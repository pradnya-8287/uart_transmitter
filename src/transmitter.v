==> flow/design.v <==
module transmitter (
    clk,
    i_DV,
    i_Byte, 
    o_Sig_Active,
    o_Serial_Data,
    o_Sig_Done
    );
    parameter FREQUENCY = 8;
    input clk;
    input i_DV;
    input [7:0] i_Byte; 
    output o_Sig_Active;
    output reg o_Serial_Data;
    output o_Sig_Done;
    reg [7:0] r_Counter = 0;
    reg [2:0] r_Index = 0;
    reg [7:0] r_Data = 0;
    reg r_Done = 0;
    reg r_Active = 0;
    reg [2:0] r_State = 0;
    reg [2:0] r_State_Idle = 3'b000;
    reg [2:0] r_State_Start = 3'b001;
    reg [2:0] r_Start_Data_Bits = 3'b010;
    reg [2:0] r_State_Stop_Bit = 3'b011;
    reg [2:0] r_State_Refresh = 3'b100;
    always @(posedge clk) begin
        case (r_State)
            r_State_Idle: begin
                o_Serial_Data <= 1'b1;         
                r_Done <= 1'b0;
                r_Counter <= 0;
                r_Index <= 0;
                if (i_DV == 1'b1) begin
                    r_Active <= 1'b1;
                    r_Data <= i_Byte;
                    r_State <= r_State_Start;
                end
                else
                    r_State <= r_State_Idle;
            end 
            r_State_Start: begin
                o_Serial_Data <= 1'b0;
                if (r_Counter < FREQUENCY-1) begin
                    r_Counter <= r_Counter + 1;
                    r_State <= r_State_Start;
                end
                else begin
                    r_Counter <= 0;
                    r_State <= r_Start_Data_Bits;
                end
            end 
            r_Start_Data_Bits: begin
                o_Serial_Data <= r_Data[r_Index];
                if (r_Counter < FREQUENCY-1) begin
                    r_Counter <= r_Counter + 1;
                    r_State <= r_Start_Data_Bits;
                end
                else begin
                    r_Counter <= 0;
                    if (r_Index < 7) begin
                        r_Index <= r_Index + 1;
                        r_State <= r_Start_Data_Bits;
                    end
                    else begin
                        r_Index <= 0;
                        r_State <= r_State_Stop_Bit;
                    end
                end
            end 
            r_State_Stop_Bit: begin
                o_Serial_Data <= 1'b1;
                if (r_Counter < FREQUENCY-1) begin
                    r_Counter <= r_Counter + 1;
                    r_State <= r_State_Stop_Bit;
                end
                else begin
                    r_Done <= 1'b1;
                    r_Counter <= 0;
                    r_State <= r_State_Refresh;
                    r_Active <= 1'b0;
                end
            end 
            r_State_Refresh: begin
                r_Done <= 1'b1;
                r_State <= r_State_Idle;
            end
            default:
                r_State <= r_State_Idle;
        endcase
    end
    assign o_Sig_Active = r_Active;
    assign o_Sig_Done   = r_Done;
endmodule
Step by step through the tools: transmitter
The steps from the RTL of transmitter to its reports follow in flow order. Lines are those of the file above, counted from 1. A cell with - has no value.

Top: transmitter. Clock input: clk. Standard-cell library: sky130hd. Corner: tt_025C_1v80.

Word-level counts
Counts by Yosys on the flattened word-level netlist (proc, flatten, opt, wreduce; memories kept). Register bits leave out memories and registers merged into their read ports (data or address). Print and check cells are left out. Cells with the same type and inputs are merged into one.

For add/sub/neg operators the number is 2. $lt $le $gt $ge: 2. Under equal/unequal tests stands 9. The entry for shift-type cells reads 1. Multiplexer cells: 26. Bitwise operators: 3. Under reductions and logical operators stands 8.

Operators with widths (number): two-way mux 8 bit (4); two-way mux 3 bit (6); two-way mux 1 bit (15); adder 8 x 1 -> 8 bit with constant B (1); less-than comparator 8 x 3 -> 1 bit with constant B (1); indexed select 8 x 3 -> 1 bit (1); inequality test 2 x 1 -> 1 bit with constant B (3); == test 3 x 2 -> 1 bit with constant B (2); AND reduction 5 bit (1); inequality test 2 bit with constant B (2); nonzero test 2 bit (2); AND reduction 4 bit (1); NOT 1 bit (3); adder 3 x 1 -> 3 bit with constant B (1); == test 3 x 1 -> 1 bit with constant B (1); less-than comparator 3 bit with constant B (1); == test 3 bit with constant B (1); zero test 3 bit (1); AND reduction 3 bit (1); nonzero test 3 bit (1); AND reduction 2 bit (1); two-way mux 2 bit (1).

The figure for flip-flop bits (word level) is 25. The figure for output and inout port bits is 3. The entry for word-level cells reads 58.

Logic depth
Yosys ltp: most cells in a row. Word level: on the elaborated netlist, between registers, memories and ports. Mapped: between sequential cells and ports; inverters and the memories' decode and read muxes count.

The figure for depth after elaboration is 6. The entry for ABC_AREA reads 1. Under mapped depth stands 9. The entry for gate-level depth less buffers reads 8.

After synthesis
Yosys stat after the flow's synthesis: flattened, memories mapped to cells. It holds for the ABC_AREA given above (unset counts as 0); a run with the other value may have another netlist. The area totals of this step are shown rounded.

For cell count the number is 121. For chip area (Yosys) the number is 1075 µm². The figure for sequential part of the area is 590.6 µm². Flip-flops: 25.

Cell types (number): sky130_fd_sc_hd__dfxtp_1 (16); sky130_fd_sc_hd__edfxtp_1 (9); sky130_fd_sc_hd__nand2_1 (35); sky130_fd_sc_hd__inv_1 (14); sky130_fd_sc_hd__nand3_1 (9); sky130_fd_sc_hd__nor2_4 (3); sky130_fd_sc_hd__nor2_1 (7); sky130_fd_sc_hd__ha_1 (2); sky130_fd_sc_hd__nor2_8 (1); sky130_fd_sc_hd__o21ai_0 (4); sky130_fd_sc_hd__a21oi_1 (3); sky130_fd_sc_hd__inv_2 (4); sky130_fd_sc_hd__nand4_1 (2); sky130_fd_sc_hd__buf_6 (1); sky130_fd_sc_hd__nand2_4 (1); sky130_fd_sc_hd__o21ai_1 (2); sky130_fd_sc_hd__a21oi_2 (1); sky130_fd_sc_hd__xor2_1 (1).

Other cell types: 6; their cells: 6.

Timing after synthesis
Path of least setup slack by OpenSTA after synthesis, without wires, with an ideal clock, recovery checks aside; 20% of the period is set as input and as output delay. Where synthesis merged equal registers, the netlist keeps one of their names.

Kind: flip-flop to flip-flop. Start point: register r_State[1]. End point: register r_Data[0]. For period the number is 1490 ps. Setup time: 324 ps. The entry for data arrival time reads 1022 ps. For required time the number is 1166 ps. Setup slack: 143 ps. The figure for delay of the path is 1346 ps. For stages on the path the number is 6. For path buffers the number is 0. The entry for period reached after synthesis reads 1347 ps.

"delay of the path" = arrival - input delay + setup time. "stages on the path": output pins that drive a net of the path, with the launching flip-flop's if there is one; two outputs of one cell count as two. "period reached after synthesis" = period - worst setup slack (recovery checks aside). The figure is calculated, with input and output delays left at 20% of the set period. Between the ends stands the longest chain of elaborated cells between them, by number of cells; it is not shown to be the way that was timed. Of several equally long chains one is given. Each line given opens the expression or statement behind the cell; cells for indexed reads and writes are added by Yosys, which also makes memories of some case tables. At most two assigning lines are given for a register; there are more.

Path through: sky130_fd_sc_hd__dfxtp_1 -> sky130_fd_sc_hd__nor2_2 -> sky130_fd_sc_hd__nand2_1 -> sky130_fd_sc_hd__inv_2 -> sky130_fd_sc_hd__nand2_1 -> sky130_fd_sc_hd__inv_1. The entry for cells in the longest elaborated chain reads 2. For elaborated cells between the ends (all ways) the number is 2. Classes of those cells: reduce/logical: 2.

RTL lines, path after synthesis: start: declaration (RTL line 21) `reg [2:0] r_State = 0;`; start: assignment (RTL line 37) `r_State <= r_State_Start;`; start: assignment (RTL line 40) `r_State <= r_State_Idle;`; zero test 3 bit (RTL line 28) `case (r_State)`; AND reduction 2 bit; end: assignment (RTL line 36) `r_Data <= i_Byte;`; end: declaration (RTL line 18) `reg [7:0] r_Data = 0;`.

Timing after layout
Path of least setup slack in the final report of run A (OpenROAD, finished layout, wires in). Where an end is a register, its clock arrival counts in the times. The report prints the path's times to 10 ps; the period is as set.

Kind: flip-flop to output port. Start point: register o_Serial_Data. End point: output o_Serial_Data. For period the number is 2070 ps. Under output delay stands 410 ps. The entry for data arrival time reads 1190 ps. For required time the number is 1660 ps. Setup slack: 460 ps. For stages on the path the number is 2. For path buffers the number is 1.

At most two assigning lines are given for a register; there are more.

Path through: sky130_fd_sc_hd__dfxtp_1 -> sky130_fd_sc_hd__clkdlybuf4s50_1. The entry for cells in the longest elaborated chain reads 0. For elaborated cells between the ends (all ways) the number is 0.

RTL lines, path after layout: start: declaration (RTL line 14) `output reg o_Serial_Data;`; start: assignment (RTL line 30) `o_Serial_Data <= 1'b1;`; start: assignment (RTL line 54) `o_Serial_Data <= r_Data[r_Index];`; end: declaration (RTL line 14).

--- measured runs ---
Measured results for transmitter: 2 stored runs of the Yosys and OpenROAD flow on sky130hd. The settings differ; the order carries no meaning. The constraints put input and output delay at 20% of the set period each and load the outputs with 0.01 pF. "period achieved": clock period set for the run, less the worst setup slack. It is reckoned from that one timing run; input and output delays stay at 20% of the period that was set. "power consumption" rests on the timing tool's default activity at the inputs, not on a simulated workload. Measured values are rounded.

Run A has these settings: period_ns 2.07; CORE_UTILIZATION 41; SETUP_SLACK_MARGIN 0.48; PLACE_DENSITY 0.53; CORE_MARGIN 4; CELL_PAD_IN_SITES_DETAIL_PLACEMENT 2; TNS_END_PERCENT 50; ABC_AREA 1; GPL_TIMING_DRIVEN 0; MIN_ROUTING_LAYER met2; CAP_MARGIN 20; SLEW_MARGIN 20. The netlist area reported by Yosys stands at 1075 µm². The area of the die stands at 3505 µm². The standard-cell area after routing stands at 1269 µm². For the utilization of the finished layout the run shows 50.8 %. For the setup slack of the worst path the run shows 465 ps. The total negative slack on setup checks reads 0 ps. The power consumption reads 1341 µW. The period achieved reads 1605 ps.

Run B has these settings: period_ns 2.09; CORE_UTILIZATION 61; PLACE_DENSITY_LB_ADDON 0.05; CORE_MARGIN 5; GPL_ROUTABILITY_DRIVEN 0; CAP_MARGIN 10; SLEW_MARGIN 20; MIN_ROUTING_LAYER met2. The netlist area reported by Yosys stands at 1032 µm². The area of the die stands at 2615 µm². The standard-cell area after routing stands at 1196 µm². For the utilization of the finished layout the run shows 76.7 %. For the setup slack of the worst path the run shows 343 ps. The total negative slack on setup checks reads 0 ps. The power consumption reads 1391 µW. The period achieved reads 1747 ps.
--- end ---
