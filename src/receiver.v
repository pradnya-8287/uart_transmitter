==> flow/design.v <==
module receiver (
    clk,
    i_Serial_Data,
    o_DV,
    o_Byte
    );
    parameter FREQUENCY = 8;
    input clk;
    input i_Serial_Data;
    output o_DV;
    output [7:0] o_Byte;
    reg r_Data_Temp = 1'b1;
    reg r_Data   = 1'b1;
    reg r_DV = 0;
    reg [7:0] r_Counter = 0;
    reg [2:0] r_Index = 0; 
    reg [7:0] r_Byte = 0;
    reg [2:0] r_State = 0;
    reg [2:0] r_State_Idle = 3'd0;
    reg [2:0] r_State_Start = 3'd1;
    reg [2:0] r_State_Start_Bits = 3'd2;
    reg [2:0] r_State_Stop_Bit = 3'd3;
    reg [2:0] r_State_Refresh = 3'd4;
    always @(posedge clk) begin
        r_Data_Temp <= i_Serial_Data;
        r_Data <= r_Data_Temp;
    end
    always @(posedge clk) begin
        case (r_State)
            r_State_Idle: begin
                r_DV <= 1'b0;
                r_Counter <= 0;
                r_Index <= 0;
                if (r_Data == 1'b0)          
                    r_State <= r_State_Start;
                else
                    r_State <= r_State_Idle;
            end
            r_State_Start: begin
                if (r_Counter == FREQUENCY/2) begin
                    if (r_Data == 1'b0) begin
                        r_Counter <= 0; 
                        r_State <= r_State_Start_Bits;
                    end
                    else
                        r_State <= r_State_Idle;
                end
                else begin
                    r_Counter <= r_Counter + 1;
                    r_State <= r_State_Start;
                end
            end 
            r_State_Start_Bits: begin
                if (r_Counter < FREQUENCY-1) begin
                    r_Counter <= r_Counter + 1;
                    r_State <= r_State_Start_Bits;
                end
                else begin
                    r_Counter <= 0;
                    r_Byte[r_Index] <= r_Data;
                    if (r_Index < 7) begin
                        r_Index <= r_Index + 1;
                        r_State <= r_State_Start_Bits;
                    end
                    else begin
                        r_Index <= 0;
                        r_State <= r_State_Stop_Bit;
                    end
                end
            end 
            r_State_Stop_Bit: begin
                if (r_Counter < FREQUENCY-1) begin
                    r_Counter <= r_Counter + 1;
                    r_State <= r_State_Stop_Bit;
                end
                else begin
                    if (r_Data == 1'b1)    
                    r_DV <= 1'b1;
                    r_Counter <= 0;
                    r_State <= r_State_Refresh;
                end
            end 
            r_State_Refresh: begin
                r_DV <= 1'b0;
                r_State <= r_State_Idle;
            end
            default :
                r_State <= r_State_Idle;
        endcase
    end   
    assign o_DV = r_DV;
    assign o_Byte = r_Byte;
endmodule 
# Step by step through the tools: receiver
# The steps from the RTL of receiver to its reports follow in flow order.
# Lines are those of the file above, counted from 1.
# Library cell names are shortened.
setup:
  top: "receiver"
  clock: "clk"
  library: "sky130hd"
  corner: "tt_025C_1v80"

# Elaborated design
# Counts by Yosys on the flattened word-level netlist (proc, flatten, opt, wreduce; memories kept). Register bits leave out memories and registers merged into their read ports (data or address). Print and check cells are left out. Cells with the same type and inputs are merged into one.
word_totals:
  regBits: 25
  inputBits: 2
  elab_cells: 57
op_classes:
  logic: 7
  n_mux: 21
  cmp: 2
  n_eq: 8
  n_addsub: 3
  shift: 2
  reduce_logical: 7
op_table:
  columns: ["operator", "count"]
  rows:
  - ["8-bit two-way mux", 6]
  - ["3-bit two-way mux", 6]
  - ["1-bit by 4-bit variable shift with 8-bit output", 1]
  - ["1-bit by 4-bit variable shift with 8-bit output (first input constant)", 1]
  - ["8-bit by 1-bit adder with 8-bit output (second input constant)", 1]
  - ["8-bit by 3-bit < comparator with 1-bit output (second input constant)", 1]
  - ["8-bit by 3-bit == test with 1-bit output (second input constant)", 1]
  - ["8-bit bitwise AND", 1]
  - ["8-bit bitwise OR", 1]
  - ["8-bit inverter", 1]
  - ["1-bit two-way mux", 7]
  - ["3-bit by 2-bit == test with 1-bit output (second input constant)", 2]
  - ["5-bit AND reduction", 1]
  - ["1-bit inverter", 4]
  - ["2-bit != test (second input constant)", 2]
  - ["3-bit negator with 4-bit output", 1]
  - ["4-bit AND reduction", 1]
  - ["2-bit two-way mux", 2]
  - ["3-bit by 1-bit adder with 3-bit output (second input constant)", 1]
  - ["3-bit by 1-bit == test with 1-bit output (second input constant)", 1]
  - ["3-bit < comparator (second input constant)", 1]
  - ["3-bit == test (second input constant)", 1]
  - ["3-bit != test (second input constant)", 1]
  - ["3-bit logical NOT", 1]
  - ["3-bit AND reduction", 1]
  - ["3-bit nonzero test", 1]
  - ["2-bit AND reduction", 1]
  - ["2-bit nonzero test", 1]

# Longest topological paths
# Yosys ltp: most cells in a row. Word level: on the elaborated netlist, between registers, memories and ports. Mapped: between sequential cells and ports; inverters and the memories' decode and read muxes count.
logic_depth:
  depth_word: 6
  abc_area: 0
  depth_mapped: 7

# Mapped cells and area
# Yosys stat after the flow's synthesis: flattened, memories mapped to cells. It holds for the ABC_AREA given above (unset counts as 0); a run with the other value may have another netlist.
types:
  columns: ["cell_type", "count", "area_total_um2"]
  rows:
  - ["dfxtp_1", 17, 340.326]
  - ["edfxtp_1", 8, 240.23]
  - ["ha_1", 6, 75.072]
  - ["nand2_1", 17, 63.811]
  - ["o21ai_0", 8, 40.038]
  - ["xnor2_1", 4, 35.034]
  - ["a311oi_2", 2, 30.029]
  - ["nand3_1", 6, 30.029]
  - ["nor2_1", 8, 30.029]
  - ["o211ai_2", 2, 25.024]
  - ["mux2_2", 2, 22.522]
  - ["nor3_1", 4, 20.019]
  - ["inv_1", 5, 18.768]
  - ["nand2b_1", 3, 18.768]
  - ["nor2b_1", 3, 18.768]
  - ["nor4_1", 3, 18.768]
  - ["a22o_1", 2, 17.517]
  - ["a311oi_1", 2, 17.517]
# Not listed: further types 30, cells in them 38.
mapped:
  cell_count: 140
  ff_cells: 25
  n_buf: 7
  area_mm2: 0.0013638
  seqArea_mm2: 0.0005806

# Timing after synthesis
# Source: OpenSTA report_checks on the synthesized netlist (no wires, ideal clock, input and output delay 20% of the period each), path of least setup slack; recovery checks are left aside. Register names are those of the netlist, which keeps one name where synthesis merged equal registers.
synth_timing:
  path_type: "register to register"
  start: "register r_Index[0]"
  end: "register r_Byte[4]"
  arrival_time_ns: 1.711
  clock_period_ns: 2.35
  path_buffers: 1
  t_required_ns: 2.090
  path_delay_ns: 1.971
  path_slack_ns: 0.379
  stages: 7
  period_less_setup_slack_ns: 1.971
# "path_delay_ns" is the arrival time less input delay plus setup time.
# "stages": output pins that drive a net of the path, with the launching flip-flop's if there is one; two outputs of one cell count as two.
# "period_less_setup_slack_ns" = period - worst setup slack (recovery checks aside). The figure is calculated, with input and output delays left at 20% of the set period.
# The rows between start and end are the longest chain of elaborated cells between them; the timing report does not say that the signal goes this way. Where chains are equally long, one stands for them.
# A line is the first line of the expression or statement that the cell stems from. Yosys adds cells for indexed reads and writes and turns some case tables into memories.
# At most two assigning lines are given for a register; there are more.
synth_between:
  path_cell_list: "dfxtp_1 > clkbuf_1 > inv_1 > ha_1 > xor2_1 > nor4_1 > mux2_2"
  elab_chain_len: 5
synth_rtl:
  columns: ["item", "line", "rtl"]
  rows:
  - ["from (decl)", 16, "reg [2:0] r_Index = 0;"]
  - ["from (assign)", 33, "r_Index <= 0;"]
  - ["from (assign)", 62, "r_Index <= r_Index + 1;"]
  - ["3-bit negator with 4-bit output", 60, "r_Byte[r_Index] <= r_Data;"]
  - ["1-bit by 4-bit variable shift with 8-bit output", 60, null]
  - ["8-bit inverter", 60, null]
  - ["8-bit bitwise AND", 60, null]
  - ["8-bit bitwise OR", 60, null]
  - ["to (assign)", 60, null]
  - ["to (decl)", 17, "reg [7:0] r_Byte = 0;"]

# Worst path after layout
# Path of least setup slack in the final report of entry A (OpenROAD, finished layout, wires in). Where an end is a register, its clock arrival counts in the times.
layout_timing:
  path_type: "register to register"
  start: "register r_Index[0]"
  end: "register r_Byte[4]"
  clock_period_ns: 2.98
  t_required_ns: 3.01
  arrival_time_ns: 2.06
  path_buffers: 0
  path_slack_ns: 0.95
  stages: 6
# The rows between start and end are the longest chain of elaborated cells between them; the timing report does not say that the signal goes this way. Where chains are equally long, one stands for them.
# At most two assigning lines are given for a register; there are more.
layout_between:
  path_cell_list: "dfxtp_1 > inv_1 > ha_1 > xor2_1 > nor4_1 > mux2_2"
  elab_chain_len: 5
layout_rtl:
  columns: ["item", "line", "rtl"]
  rows:
  - ["from (decl)", 16, "reg [2:0] r_Index = 0;"]
  - ["from (assign)", 33, "r_Index <= 0;"]
  - ["from (assign)", 62, "r_Index <= r_Index + 1;"]
  - ["3-bit negator with 4-bit output", 60, "r_Byte[r_Index] <= r_Data;"]
  - ["1-bit by 4-bit variable shift with 8-bit output", 60, null]
  - ["8-bit inverter", 60, null]
  - ["8-bit bitwise AND", 60, null]
  - ["8-bit bitwise OR", 60, null]
  - ["to (assign)", 60, null]
  - ["to (decl)", 17, "reg [7:0] r_Byte = 0;"]

Memo
Re: implementation data of receiver

Flow measurements of receiver on sky130hd: 2 stored runs with different settings, listed in no order. Input and output delays are each 20% of the period that was set; the output load is 0.01 pF.
"timing.achieved_period_ns" = clock period - worst setup slack. The figure is calculated, with input and output delays left at 20% of the set period.
"worst_path_time_ns" = time allowed to the worst setup path (clock period - input delay - output delay, where it has them) - its slack; a late launch clock adds to it, a late capture clock takes from it.
"totalPower_uw" rests on the timing tool's default activity at the inputs, not on a simulated workload.

--- entry A ---
==> flow/run.sh <==
#!/bin/bash
# the make line also repeats the synthesis and layout settings of config.mk as NAME=value (left out here)
make -C /OpenROAD-flow-scripts/flow DESIGN_CONFIG=/design/flow/config.mk WORK_HOME=/design/flow/orfs CLKGATE_MAP_FILE= finish
==> flow/config.mk <==
export PLATFORM = sky130hd
export DESIGN_NAME = receiver
export DESIGN_NICKNAME = receiver
export VERILOG_FILES = /design/flow/design.v
export SDC_FILE = /design/flow/constraint.sdc
export NUM_CORES = 4
export LEC_CHECK = 0
export CAP_MARGIN = 35
export CELL_PAD_IN_SITES_DETAIL_PLACEMENT = 1
export CELL_PAD_IN_SITES_GLOBAL_PLACEMENT = 1
export CORE_MARGIN = 2
export CORE_UTILIZATION = 24
export CTS_CLUSTER_DIAMETER = 329
export MAX_ROUTING_LAYER = met5
export PLACE_DENSITY_LB_ADDON = 0.29
export SLEW_MARGIN = 20
==> flow/constraint.sdc <==
create_clock -name core_clock -period 2.98 [get_ports {clk}]
set_input_delay 0.5960 -clock core_clock [delete_from_list [all_inputs] [get_ports {clk}]]
set_output_delay 0.5960 -clock core_clock [all_outputs]
set_load 0.01 [all_outputs]

==> results, as YAML <==
results:
  setup_ws_ns: 0.955
  tns_ns: 0.000
  synth_area_mm2: 0.0013638
  timing.achieved_period_ns: 2.025
  final_hold_ws_ns: 0.336
  cell_area_final_mm2: 0.0015778
  util_pct: 28.7
  totalPower_uw: 1006
  dieArea_mm2: 0.0063012
  worst_path_time_ns: 2.03
  critical_path_type: "register to register"

--- entry B ---
==> flow/run.sh <==
#!/bin/bash
# the make line also repeats the synthesis and layout settings of config.mk as NAME=value (left out here)
make -C /OpenROAD-flow-scripts/flow DESIGN_CONFIG=/design/flow/config.mk WORK_HOME=/design/flow/orfs CLKGATE_MAP_FILE= finish
==> flow/config.mk <==
export PLATFORM = sky130hd
export DESIGN_NAME = receiver
export DESIGN_NICKNAME = receiver
export VERILOG_FILES = /design/flow/design.v
export SDC_FILE = /design/flow/constraint.sdc
export NUM_CORES = 4
export LEC_CHECK = 0
export CAP_MARGIN = 20
export CELL_PAD_IN_SITES_DETAIL_PLACEMENT = 2
export CORE_MARGIN = 2
export CORE_UTILIZATION = 50
export CTS_CLUSTER_SIZE = 63
export GPL_ROUTABILITY_DRIVEN = 0
export HOLD_SLACK_MARGIN = 0.08
export MAX_ROUTING_LAYER = met5
export PLACE_DENSITY_LB_ADDON = 0.19
export SETUP_SLACK_MARGIN = 0.34
export SLEW_MARGIN = 20
==> flow/constraint.sdc <==
create_clock -name core_clock -period 2.22 [get_ports {clk}]
set_input_delay 0.4440 -clock core_clock [delete_from_list [all_inputs] [get_ports {clk}]]
set_output_delay 0.4440 -clock core_clock [all_outputs]
set_load 0.01 [all_outputs]

==> results, as YAML <==
outcome: "incomplete, routing halted on DPL-0033"
